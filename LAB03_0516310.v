==> flow/design.v <==
`timescale 1ns / 1ps
module hw3_0516310(
   input clk,
	input enable,
	input [79:0] inbits,
	output reg [34:0] out_text = 0,
	output reg valid = 0);
	reg [12:0] cnt = 0;
	reg [2:0] num = 0;
	reg [6:0] A = 65;
	reg [79:0] in_bits;
	reg start = 1, Include = 1;
	always @(posedge clk) begin
		if(enable) begin
			if(~valid) begin
				if(Include) begin in_bits = inbits; Include = 0; end
				if(start) begin
					if(in_bits[79]) start = 0;
					else in_bits = in_bits << 1;
				end
				if(in_bits[79:77] == 0 && ~Include && ~start) begin
					out_text  = out_text << 7;
					case(cnt)
						13'b10111 : out_text[6:0] = A;
						13'b111010101 : out_text[6:0] = A+1;
						13'b11101011101 : out_text[6:0] = A+2;
						13'b1110101 : out_text[6:0] = A+3;
						13'b1 : out_text[6:0] = A+4;
						13'b101011101 : out_text[6:0] = A+5;
						13'b111011101 :out_text[6:0] = A+6;
						13'b1010101 : out_text[6:0] = A+7;
						13'b101 : out_text[6:0] = A+8;
						13'b1011101110111 : out_text[6:0] = A+9;
						13'b111010111 : out_text[6:0] = A+10;
						13'b101110101 : out_text[6:0] = A+11;
						13'b1110111 : out_text[6:0] = A+12;
						13'b11101 : out_text[6:0] = A+13;
						13'b11101110111 : out_text[6:0] = A+14;
						13'b10111011101 : out_text[6:0] = A+15;
						13'b1110111010111 : out_text[6:0] = A+16;
						13'b1011101 : out_text[6:0] = A+17;
						13'b10101 : out_text[6:0] = A+18;
						13'b111 : out_text[6:0] = A+19;
						13'b1010111 : out_text[6:0] = A+20;
						13'b101010111 : out_text[6:0] = A+21;
						13'b101110111 : out_text[6:0] = A+22;
						13'b11101010111 : out_text[6:0] = A+23;
						13'b1110101110111 : out_text[6:0] = A+24;
						13'b11101110101 : out_text[6:0] = A+25;
					endcase
					num = num+1;
					cnt = 0;
					in_bits = in_bits << 3;
					end
					else if(~Include && ~start){cnt, in_bits} = {cnt, in_bits} << 1;
					if(num == 5) valid = 1;
			end
		end
		else begin 
			num = 0;
			cnt = 0;
			Include = 1;
			start = 1;
			valid = 0;
			out_text = 0;
		end
	end
endmodule
From RTL to reports: hw3_0516310
What the tools print for hw3_0516310, step after step.
Line numbers count from 1 in the design file above.
Operators carry their Yosys type and port widths (W data, S select, Z words).
{"block": "design", "design": "hw3_0516310", "clk_port": "clk", "lib": "sky130hd", "lib_corner": "tt_025C_1v80"}

Word level
Source: Yosys, flattened and elaborated, memories not mapped. Widths are those after wreduce. Registers that Yosys merges into a memory's read port (data or address) are not register bits. Print and check cells do not count.
{"block": "classes", "add_sub_neg": 1, "mul": 0, "div": 0, "compare": 0, "equal": 27, "shifts": 0, "n_mux": 23, "n_logic": 3, "reduce_and_logical": 9}
{"block": "op_table", "cell": "$mux W80", "n": 9}
{"block": "op_table", "cell": "$pmux W7 S26", "n": 1}
{"block": "op_table", "cell": "$eq A13 B9 Y1 const B", "n": 7}
{"block": "op_table", "cell": "$eq A13 B11 Y1 const B", "n": 5}
{"block": "op_table", "cell": "$eq A13 B7 Y1 const B", "n": 5}
{"block": "op_table", "cell": "$eq A13 B13 Y1 const B", "n": 3}
{"block": "op_table", "cell": "$eq A13 B5 Y1 const B", "n": 3}
{"block": "op_table", "cell": "$eq A13 B3 Y1 const B", "n": 2}
{"block": "op_table", "cell": "$mux W13", "n": 2}
{"block": "op_table", "cell": "$eq A13 B1 Y1 const B", "n": 1}
{"block": "op_table", "cell": "$mux W3", "n": 3}
{"block": "op_table", "cell": "$mux W1", "n": 8}
{"block": "op_table", "cell": "$reduce_and A2 Y1", "n": 3}
{"block": "op_table", "cell": "$logic_and A1 B1 Y1", "n": 3}
{"block": "op_table", "cell": "$not A1 Y1", "n": 3}
{"block": "op_table", "cell": "$add A3 B1 Y3 const B", "n": 1}
{"block": "op_table", "cell": "$eq A3 B3 Y1 const B", "n": 1}
{"block": "op_table", "cell": "$logic_not A3 Y1", "n": 1}
{"block": "op_table", "cell": "$reduce_bool A2 Y1", "n": 1}
{"block": "op_table", "cell": "$reduce_or A2 Y1", "n": 1}
{"block": "word_totals", "ff_bits": 134, "latchBits": 0, "ramBits": 0, "rom_bits": 0, "clocked_rd_ports_x_width": 0, "mem_count": 0, "in_bits": 82}

Longest topological paths
Depth = most cells in a row (Yosys ltp): at word level without a register or memory, in the mapped netlist without a sequential cell, where the memories' decode and read muxes count.
{"block": "depth", "ltp_word": 16, "abc_area": 0, "depth_mapped": 7, "depth_no_buf": 5}

After synthesis
Source: synth_stat.txt of the flow (Yosys; design flattened, memories mapped). It holds for the ABC_AREA given above (unset counts as 0); a run with the other value may have another netlist.
The area totals of this step are shown rounded.
{"block": "by_type", "cell": "sky130_fd_sc_hd__edfxtp_1", "n": 80}
{"block": "by_type", "cell": "sky130_fd_sc_hd__dfxtp_1", "n": 49}
{"block": "by_type", "cell": "sky130_fd_sc_hd__mux2i_1", "n": 79}
{"block": "by_type", "cell": "sky130_fd_sc_hd__nor2b_1", "n": 86}
{"block": "by_type", "cell": "sky130_fd_sc_hd__a31oi_1", "n": 75}
{"block": "by_type", "cell": "sky130_fd_sc_hd__nand2_1", "n": 61}
{"block": "by_type", "cell": "sky130_fd_sc_hd__a21boi_0", "n": 21}
{"block": "by_type", "cell": "sky130_fd_sc_hd__buf_2", "n": 21}
{"block": "by_type", "cell": "sky130_fd_sc_hd__clkbuf_1", "n": 26}
{"block": "by_type", "cell": "sky130_fd_sc_hd__a22oi_1", "n": 12}
{"block": "by_type", "cell": "sky130_fd_sc_hd__nor3_1", "n": 11}
{"block": "by_type", "cell": "sky130_fd_sc_hd__buf_4", "n": 7}
{"block": "by_type", "cell": "sky130_fd_sc_hd__a21oi_1", "n": 9}
{"block": "by_type", "cell": "sky130_fd_sc_hd__nor2_1", "n": 12}
{"block": "by_type", "cell": "sky130_fd_sc_hd__o21ai_0", "n": 9}
{"block": "by_type", "cell": "sky130_fd_sc_hd__a21boi_1", "n": 5}
{"block": "by_type", "cell": "sky130_fd_sc_hd__nor4_1", "n": 6}
{"block": "by_type", "cell": "sky130_fd_sc_hd__nand4b_1", "n": 4}
Not listed: further types 40, cells in them 77.
{"block": "synth_totals", "cell_count": 650, "area_um2": 6800, "seq_area_um2": 3400, "ffs": 129}

Timing after synthesis
Path of least setup slack by OpenSTA after synthesis, without wires, with an ideal clock, recovery checks aside; 20% of the period is set as input and as output delay. Where synthesis merged equal registers, the netlist keeps one of their names.
{"block": "synth_path", "path_type": "input port to flip-flop", "start": "input port enable", "end": "register in_bits[0]", "clock_period_ns": 8.49, "input_delay_ns": 1.698, "setup_ns": 0.527, "arrival_time_ns": 5.494, "required_ns": 7.963, "slack_ns": 2.469, "path_delay_ns": 4.323, "stages": 2, "period_less_setup_slack_ns": 6.021}
"path_delay_ns" = arrival - input delay + setup time.
"stages" counts driving pins, that of a launching flip-flop among them; a cell with two outputs on the path counts twice.
"period_less_setup_slack_ns" = period - worst setup slack (recovery checks aside). The figure is calculated, with input and output delays left at 20% of the set period.
The rows between start and end are the longest chain of elaborated cells between them; the timing report does not say that the signal goes this way. Where chains are equally long, one stands for them.
Each line given opens the expression or statement behind the cell; cells for indexed reads and writes are added by Yosys, which also makes memories of some case tables.
A register here has more assigning lines than the two given.
Only ways into the end's enable, where the timed path ends, are counted here.
{"block": "synth_via", "path_cell_list": "sky130_fd_sc_hd__clkbuf_1 sky130_fd_sc_hd__nor2b_1", "elab_chain_len": 1, "cells_between": 1, "cone_lines": 0}
{"block": "synth_lines", "item": "start, declared", "line_no": 4, "rtl": "input enable,"}
{"block": "synth_lines", "item": "$reduce_and A2 Y1"}
{"block": "synth_lines", "item": "end, assigned", "line_no": 19, "rtl": "else in_bits = in_bits << 1;"}
{"block": "synth_lines", "item": "end, assigned", "line_no": 53, "rtl": "in_bits = in_bits << 3;"}
{"block": "synth_lines", "item": "end, declared", "line_no": 11, "rtl": "reg [79:0] in_bits;"}

Timing after layout
From the final timing report of flow run 1: the path of least setup slack in the routed layout; clock arrival at registers is part of the times.
{"block": "layout_path", "path_type": "input port to flip-flop", "start": "input port inbits[79]", "end": "register in_bits[3]", "clock_period_ns": 8.34, "input_delay_ns": 1.67, "setup_ns": 0.26, "arrival_time_ns": 4.53, "required_ns": 8.48, "slack_ns": 3.95, "stages": 5}
The rows between start and end are the longest chain of elaborated cells between them; the timing report does not say that the signal goes this way. Where chains are equally long, one stands for them.
A register here has more assigning lines than the two given.
{"block": "layout_via", "path_cell_list": "sky130_fd_sc_hd__clkdlybuf4s50_1 sky130_fd_sc_hd__or4b_1 sky130_fd_sc_hd__a21oi_4 sky130_fd_sc_hd__buf_4 sky130_fd_sc_hd__mux4_2", "elab_chain_len": 11, "cells_between": 18}
{"block": "layout_lines", "item": "start, declared", "line_no": 5, "rtl": "input [79:0] inbits,"}
{"block": "layout_lines", "item": "$mux W80", "line_no": 16, "rtl": "if(Include) begin in_bits = inbits; Include = 0; end"}
{"block": "layout_lines", "item": "$mux W80", "line_no": 15, "rtl": "if(~valid) begin"}
{"block": "layout_lines", "item": "$mux W80", "line_no": 14, "rtl": "if(enable) begin"}
{"block": "layout_lines", "item": "$mux W1", "line_no": 18, "rtl": "if(in_bits[79]) start = 0;"}
{"block": "layout_lines", "item": "$mux W1", "line_no": 17, "rtl": "if(start) begin"}
{"block": "layout_lines", "item": "$mux W1", "line_no": 15}
{"block": "layout_lines", "item": "$mux W1", "line_no": 14}
{"block": "layout_lines", "item": "$not A1 Y1", "line_no": 55, "rtl": "else if(~Include && ~start){cnt, in_bits} = {cnt, in_bits} << 1;"}
{"block": "layout_lines", "item": "$logic_and A1 B1 Y1", "line_no": 55}
{"block": "layout_lines", "item": "$mux W80", "line_no": 55}
{"block": "layout_lines", "item": "$mux W80", "line_no": 21, "rtl": "if(in_bits[79:77] == 0 && ~Include && ~start) begin"}
{"block": "layout_lines", "item": "end, assigned", "line_no": 19, "rtl": "else in_bits = in_bits << 1;"}
{"block": "layout_lines", "item": "end, assigned", "line_no": 53, "rtl": "in_bits = in_bits << 3;"}
{"block": "layout_lines", "item": "end, declared", "line_no": 11, "rtl": "reg [79:0] in_bits;"}

Subject: hw3_0516310 on sky130hd, stored results

Hello all,

Design hw3_0516310 on sky130hd. What follows are 2 stored runs of the flow, each under its own settings; their order means nothing. The constraints put input and output delay at 20% of the set period each and load the outputs with 0.01 pF.
"period_reached_ns" = clock period - worst setup slack. The figure is calculated, with input and output delays left at 20% of the set period.
"timing.worst_path_ns" means the part of the period allowed to the worst setup path (the constraints hold back 20% at inputs and 20% at outputs) less its slack; where the path has registers, the arrival times of their clocks count too.
"total_power_w" is the tool's figure for a default switching activity; nothing was simulated.
Results are given in rounded form.

Flow run 1
==> flow/run.sh <==
#!/bin/bash
# the make line also repeats the synthesis and layout settings of config.mk as NAME=value (left out here)
make -C /OpenROAD-flow-scripts/flow DESIGN_CONFIG=/design/flow/config.mk WORK_HOME=/design/flow/orfs CLKGATE_MAP_FILE= finish
==> flow/config.mk <==
export PLATFORM = sky130hd
export DESIGN_NAME = hw3_0516310
export DESIGN_NICKNAME = hw3_0516310
export VERILOG_FILES = /design/flow/design.v
export SDC_FILE = /design/flow/constraint.sdc
export NUM_CORES = 4
export LEC_CHECK = 0
export CAP_MARGIN = 20
export CORE_MARGIN = 2
export CORE_UTILIZATION = 24
export GPL_ROUTABILITY_DRIVEN = 1
export HOLD_SLACK_MARGIN = 0.28
export MIN_ROUTING_LAYER = met1
export SLEW_MARGIN = 20
==> flow/constraint.sdc <==
create_clock -name core_clock -period 8.34 [get_ports {clk}]
set_input_delay 1.6680 -clock core_clock [delete_from_list [all_inputs] [get_ports {clk}]]
set_output_delay 1.6680 -clock core_clock [all_outputs]
set_load 0.01 [all_outputs]

==> results of flow run 1, as JSON <==
{
  "yosys.chip_area_um2": 6800,
  "total_die_area_um2": 30000,
  "post_route_stdcell_area_um2": 8800,
  "fin_util_pct": 31,
  "timing.setup.ws_ns": 4.0,
  "final_setup_tns_ns": 0.000,
  "total_power_w": 0.0016,
  "period_reached_ns": 4.388,
  "timing.worst_path_ns": 2.72,
  "path_kind": "input port to flip-flop"
}

Flow run 2
==> flow/run.sh <==
#!/bin/bash
# the make line also repeats the synthesis and layout settings of config.mk as NAME=value (left out here)
make -C /OpenROAD-flow-scripts/flow DESIGN_CONFIG=/design/flow/config.mk WORK_HOME=/design/flow/orfs CLKGATE_MAP_FILE= finish
==> flow/config.mk <==
export PLATFORM = sky130hd
export DESIGN_NAME = hw3_0516310
export DESIGN_NICKNAME = hw3_0516310
export VERILOG_FILES = /design/flow/design.v
export SDC_FILE = /design/flow/constraint.sdc
export NUM_CORES = 4
export LEC_CHECK = 0
export CAP_MARGIN = 30
export CELL_PAD_IN_SITES_DETAIL_PLACEMENT = 2
export CORE_MARGIN = 2
export CORE_UTILIZATION = 55
export CTS_CLUSTER_SIZE = 94
export GPL_TIMING_DRIVEN = 0
export MIN_ROUTING_LAYER = met2
export PLACE_DENSITY = 0.55
export SETUP_SLACK_MARGIN = -1.11
export SLEW_MARGIN = 40
export TNS_END_PERCENT = 80
==> flow/constraint.sdc <==
create_clock -name core_clock -period 12.0 [get_ports {clk}]
set_input_delay 2.4000 -clock core_clock [delete_from_list [all_inputs] [get_ports {clk}]]
set_output_delay 2.4000 -clock core_clock [all_outputs]
set_load 0.01 [all_outputs]

==> results of flow run 2, as JSON <==
{
  "outcome": "not finished: placement ended with error DPL-0033"
}

Thanks
