==> flow/design.v <==
`timescale 1ns / 1ps
module lab2(
    input clk,
    input reset,
    input btn_W,
    input btn_E,
    output [7:0] led
    );
	 reg [8:0] temW;
	 reg [8:0] temE;
	 reg signed[3:0] cnt = 0;
	always @(posedge clk) begin
		if(reset) cnt <= 0;	
		else if(temW == 9'b011111111 && cnt < 7) cnt <= cnt+1;
		else if(temE == 9'b011111111 && cnt > -8) cnt <= cnt-1;
	end
	always @(posedge clk) begin
   temW <= temW << 1;
   if(btn_W) temW[0] <= 1;
	else temW[0] <= 0;			
	end
	always @(posedge clk) begin
	temE <= temE << 1;
	if(btn_E) temE[0] <= 1;
	else temE[0] <= 0;
	end
	assign led[0] = cnt[0];
	assign led[1] = cnt[1];
	assign led[2] = cnt[2];
	assign led[3] = cnt[3];
	assign led[4] = cnt[3];
	assign led[5] = cnt[3];
	assign led[6] = cnt[3];
	assign led[7] = cnt[3];
endmodule
* From RTL to reports: lab2
What the tools print for lab2, step after step. Line numbers count from 1 in the design file above. Operators carry their Yosys type and port widths (W data, S select, Z words). A cell with n/a has no value.
Design: design top lab2, clock port clk, standard-cell library sky130hd, timing corner tt_025C_1v80

* Word-level counts
Source: Yosys, flattened and elaborated, memories not mapped. Widths are those after wreduce. Registers that Yosys merges into a memory's read port (data or address) are not register bits. Print and check cells do not count. Equal cells are merged and count once.
Cells by class: $add $sub $neg 2, shift operators 0, multiplexer cells 4, reduce/logical cells 3, multipliers 0, order comparisons 2, equality and inequality tests 2, div/mod/pow operators 0, bitwise gates (word level) 0
Operator list (count):
- $eq A9 B8 Y1 const B | 2
- $mux W4 | 2
- $add A4 B2 Y4 const B | 1
- $sub A4 B2 Y4 const B | 1
- $gt A4 B4 Y1 const B | 1
- $lt A4 B4 Y1 const B | 1
- $logic_and A1 B1 Y1 | 2
- $reduce_bool A2 Y1 | 1
- $mux W1 | 2
Word-level totals: word width x clocked read ports 0, input bits 4, word-level cells 16, memories kept 0, bits in read-only memories 0, latch bits 0, register bits after elaboration 22, output and inout bits 8, bits in writable memories 0

* Logic depth
Depth = most cells in a row (Yosys ltp): at word level without a register or memory, in the mapped netlist without a sequential cell, where the memories' decode and read muxes count.
Logic depth: depth in word-level cells 4, ABC_AREA 0, gate-level depth with buffers 8, gate-level depth less buffers 8

* Mapped cells and area
Source: synth_stat.txt of the flow (Yosys; design flattened, memories mapped). It holds for the ABC_AREA given above (unset counts as 0); a run with the other value may have another netlist. Totals and module areas in this step are rounded.
Mapped netlist: flip-flops 22, synthesis area 790 µm², sequential area 440 µm², cells in the netlist 63
Cells by type:
- sky130_fd_sc_hd__dfxtp_1 | count 22, total area 440.422 µm²
- sky130_fd_sc_hd__buf_4 | count 4, total area 30.029 µm²
- sky130_fd_sc_hd__nand3_1 | count 6, total area 30.029 µm²
- sky130_fd_sc_hd__ha_1 | count 2, total area 25.024 µm²
- sky130_fd_sc_hd__nand4b_4 | count 1, total area 23.773 µm²
- sky130_fd_sc_hd__nor4_4 | count 1, total area 21.27 µm²
- sky130_fd_sc_hd__fa_1 | count 1, total area 20.019 µm²
- sky130_fd_sc_hd__nand2_8 | count 1, total area 20.019 µm²
- sky130_fd_sc_hd__nor3_1 | count 4, total area 20.019 µm²
- sky130_fd_sc_hd__nand4_1 | count 3, total area 18.768 µm²
- sky130_fd_sc_hd__a21boi_0 | count 2, total area 15.014 µm²
- sky130_fd_sc_hd__a21oi_1 | count 3, total area 15.014 µm²
- sky130_fd_sc_hd__nor4b_2 | count 1, total area 15.014 µm²
- sky130_fd_sc_hd__and4b_4 | count 1, total area 13.763 µm²
- sky130_fd_sc_hd__nor4_2 | count 1, total area 12.512 µm²
- sky130_fd_sc_hd__or4_4 | count 1, total area 11.261 µm²
- sky130_fd_sc_hd__mux2i_1 | count 1, total area 10.01 µm²
- sky130_fd_sc_hd__xor2_1 | count 1, total area 8.758 µm²
Not listed: further types 7, cells in them 7.

* Path before layout
OpenSTA on the mapped netlist: ideal clock, no wires. The path of least setup slack (recovery checks aside). Input and output delay are each 20% of the period. Register names are those of the netlist, which keeps one name where synthesis merged equal registers.
Timing post-synthesis: kind register to register, start register cnt[3], end register cnt[3], delay of the path 2081 ps, data arrival time 1953 ps, setup slack 89 ps, period 2170 ps, time at the first pin 0 ps, stages on the path 9, synthesis period reached 2081 ps
"delay of the path" is the arrival time less input delay plus setup time. "stages on the path": output pins that drive a net of the path, with the launching flip-flop's if there is one; two outputs of one cell count as two. "synthesis period reached" = period - worst setup slack (recovery checks aside). The figure is calculated, with input and output delays left at 20% of the set period. The rows between start and end are the longest chain of elaborated cells between them; the timing report does not say that the signal goes this way. Where chains are equally long, one stands for them. A line is the first line of the expression or statement that the cell stems from. Yosys adds cells for indexed reads and writes and turns some case tables into memories. A register here has more assigning lines than the two given.
On the way, post-synthesis: path through sky130_fd_sc_hd__dfxtp_1 -> sky130_fd_sc_hd__and4b_4 -> sky130_fd_sc_hd__nor4_4 -> sky130_fd_sc_hd__inv_2 -> sky130_fd_sc_hd__ha_1 -> sky130_fd_sc_hd__a21oi_1 -> sky130_fd_sc_hd__a21boi_0 -> sky130_fd_sc_hd__mux2i_1 -> sky130_fd_sc_hd__nand4_1, cells in the longest elaborated chain 4
RTL lines, path post-synthesis:
- start, declared | RTL line 11 | reg signed[3:0] cnt = 0;
- start, assigned | RTL line 14 | else if(temW == 9'b011111111 && cnt < 7) cnt <= cnt+1;
- start, assigned | RTL line 15 | else if(temE == 9'b011111111 && cnt > -8) cnt <= cnt-1;
- $gt A4 B4 Y1 | RTL line 15
- $logic_and A1 B1 Y1 | RTL line 15
- $mux W4 | RTL line 15
- $mux W4 | RTL line 14
- end, assigned | RTL line 14
- end, assigned | RTL line 15
- end, declared | RTL line 11

* Path in the finished layout
Path of least setup slack in the final report of flow run 2 (OpenROAD, finished layout, wires in). Where an end is a register, its clock arrival counts in the times. The path's times are printed in steps of 10 ps; the period is the one set.
Timing post-layout: kind register to register, start register cnt[3], end register cnt[3], stages on the path 9, setup slack -240 ps, time at the first pin 260 ps, period 1560 ps, data arrival time 1940 ps
The rows between start and end are the longest chain of elaborated cells between them; the timing report does not say that the signal goes this way. Where chains are equally long, one stands for them. A register here has more assigning lines than the two given.
On the way, post-layout: path through sky130_fd_sc_hd__dfxtp_4 -> sky130_fd_sc_hd__and4b_4 -> sky130_fd_sc_hd__nor4_4 -> sky130_fd_sc_hd__inv_2 -> sky130_fd_sc_hd__ha_2 -> sky130_fd_sc_hd__nand3_2 -> sky130_fd_sc_hd__and2_4 -> sky130_fd_sc_hd__nand3_1 -> sky130_fd_sc_hd__nand4_1, cells in the longest elaborated chain 4
RTL lines, path post-layout:
- start, declared | RTL line 11 | reg signed[3:0] cnt = 0;
- start, assigned | RTL line 14 | else if(temW == 9'b011111111 && cnt < 7) cnt <= cnt+1;
- start, assigned | RTL line 15 | else if(temE == 9'b011111111 && cnt > -8) cnt <= cnt-1;
- $gt A4 B4 Y1 | RTL line 15
- $logic_and A1 B1 Y1 | RTL line 15
- $mux W4 | RTL line 15
- $mux W4 | RTL line 14
- end, assigned | RTL line 14
- end, assigned | RTL line 15
- end, declared | RTL line 11

FLOW RESULTS
============

Module lab2, platform sky130hd: 2 stored runs of the flow (Yosys, OpenROAD) with differing settings, in no particular order. Input and output delays are each 20% of the period that was set; the output load is 0.01 pF.
"achieved period" = clock period - worst setup slack. The figure is calculated, with input and output delays left at 20% of the set period.
By "critical setup path time" is meant the share of the clock period that the worst setup path is allowed (20% is reserved at inputs, 20% at outputs), minus its slack. Clock arrival times at its registers enter into it.
"critical setup path time" is given in steps of 10 ps.
Measured values are rounded.

[flow run 1] flow files
==> flow/run.sh <==
#!/bin/bash
# the make line also repeats the synthesis and layout settings of config.mk as NAME=value (left out here)
make -C /OpenROAD-flow-scripts/flow DESIGN_CONFIG=/design/flow/config.mk WORK_HOME=/design/flow/orfs CLKGATE_MAP_FILE= finish
==> flow/config.mk <==
export PLATFORM = sky130hd
export DESIGN_NAME = lab2
export DESIGN_NICKNAME = lab2
export VERILOG_FILES = /design/flow/design.v
export SDC_FILE = /design/flow/constraint.sdc
export NUM_CORES = 4
export LEC_CHECK = 0
export CAP_MARGIN = 15
export CELL_PAD_IN_SITES_DETAIL_PLACEMENT = 1
export CORE_ASPECT_RATIO = 1.32
export CORE_MARGIN = 9
export CORE_UTILIZATION = 51
export CTS_CLUSTER_DIAMETER = 157
export CTS_CLUSTER_SIZE = 58
export GPL_TIMING_DRIVEN = 0
export MAX_ROUTING_LAYER = met5
export SLEW_MARGIN = 20
export TNS_END_PERCENT = 45
==> flow/constraint.sdc <==
create_clock -name core_clock -period 2.01 [get_ports {clk}]
set_input_delay 0.4020 -clock core_clock [delete_from_list [all_inputs] [get_ports {clk}]]
set_output_delay 0.4020 -clock core_clock [all_outputs]
set_load 0.01 [all_outputs]

[flow run 1] result: unfinished; error DPL-0033 in routing

[flow run 2] flow files
==> flow/run.sh <==
#!/bin/bash
# the make line also repeats the synthesis and layout settings of config.mk as NAME=value (left out here)
make -C /OpenROAD-flow-scripts/flow DESIGN_CONFIG=/design/flow/config.mk WORK_HOME=/design/flow/orfs CLKGATE_MAP_FILE= finish
==> flow/config.mk <==
export PLATFORM = sky130hd
export DESIGN_NAME = lab2
export DESIGN_NICKNAME = lab2
export VERILOG_FILES = /design/flow/design.v
export SDC_FILE = /design/flow/constraint.sdc
export NUM_CORES = 4
export LEC_CHECK = 0
export CAP_MARGIN = 30
export CELL_PAD_IN_SITES_DETAIL_PLACEMENT = 2
export CORE_ASPECT_RATIO = 1.63
export CORE_MARGIN = 2
export CORE_UTILIZATION = 15
export SETUP_SLACK_MARGIN = 0.21
export SLEW_MARGIN = 20
export TNS_END_PERCENT = 25
==> flow/constraint.sdc <==
create_clock -name core_clock -period 1.56 [get_ports {clk}]
set_input_delay 0.3120 -clock core_clock [delete_from_list [all_inputs] [get_ports {clk}]]
set_output_delay 0.3120 -clock core_clock [all_outputs]
set_load 0.01 [all_outputs]

[flow run 2] result: worst setup slack after layout -240 ps; area of the synthesized netlist 790 µm²; worst hold slack 360 ps; full die area 5900 µm²; critical setup path time 1800 ps; critical path kind register to register; achieved period 1800 ps; post-layout utilization 23%
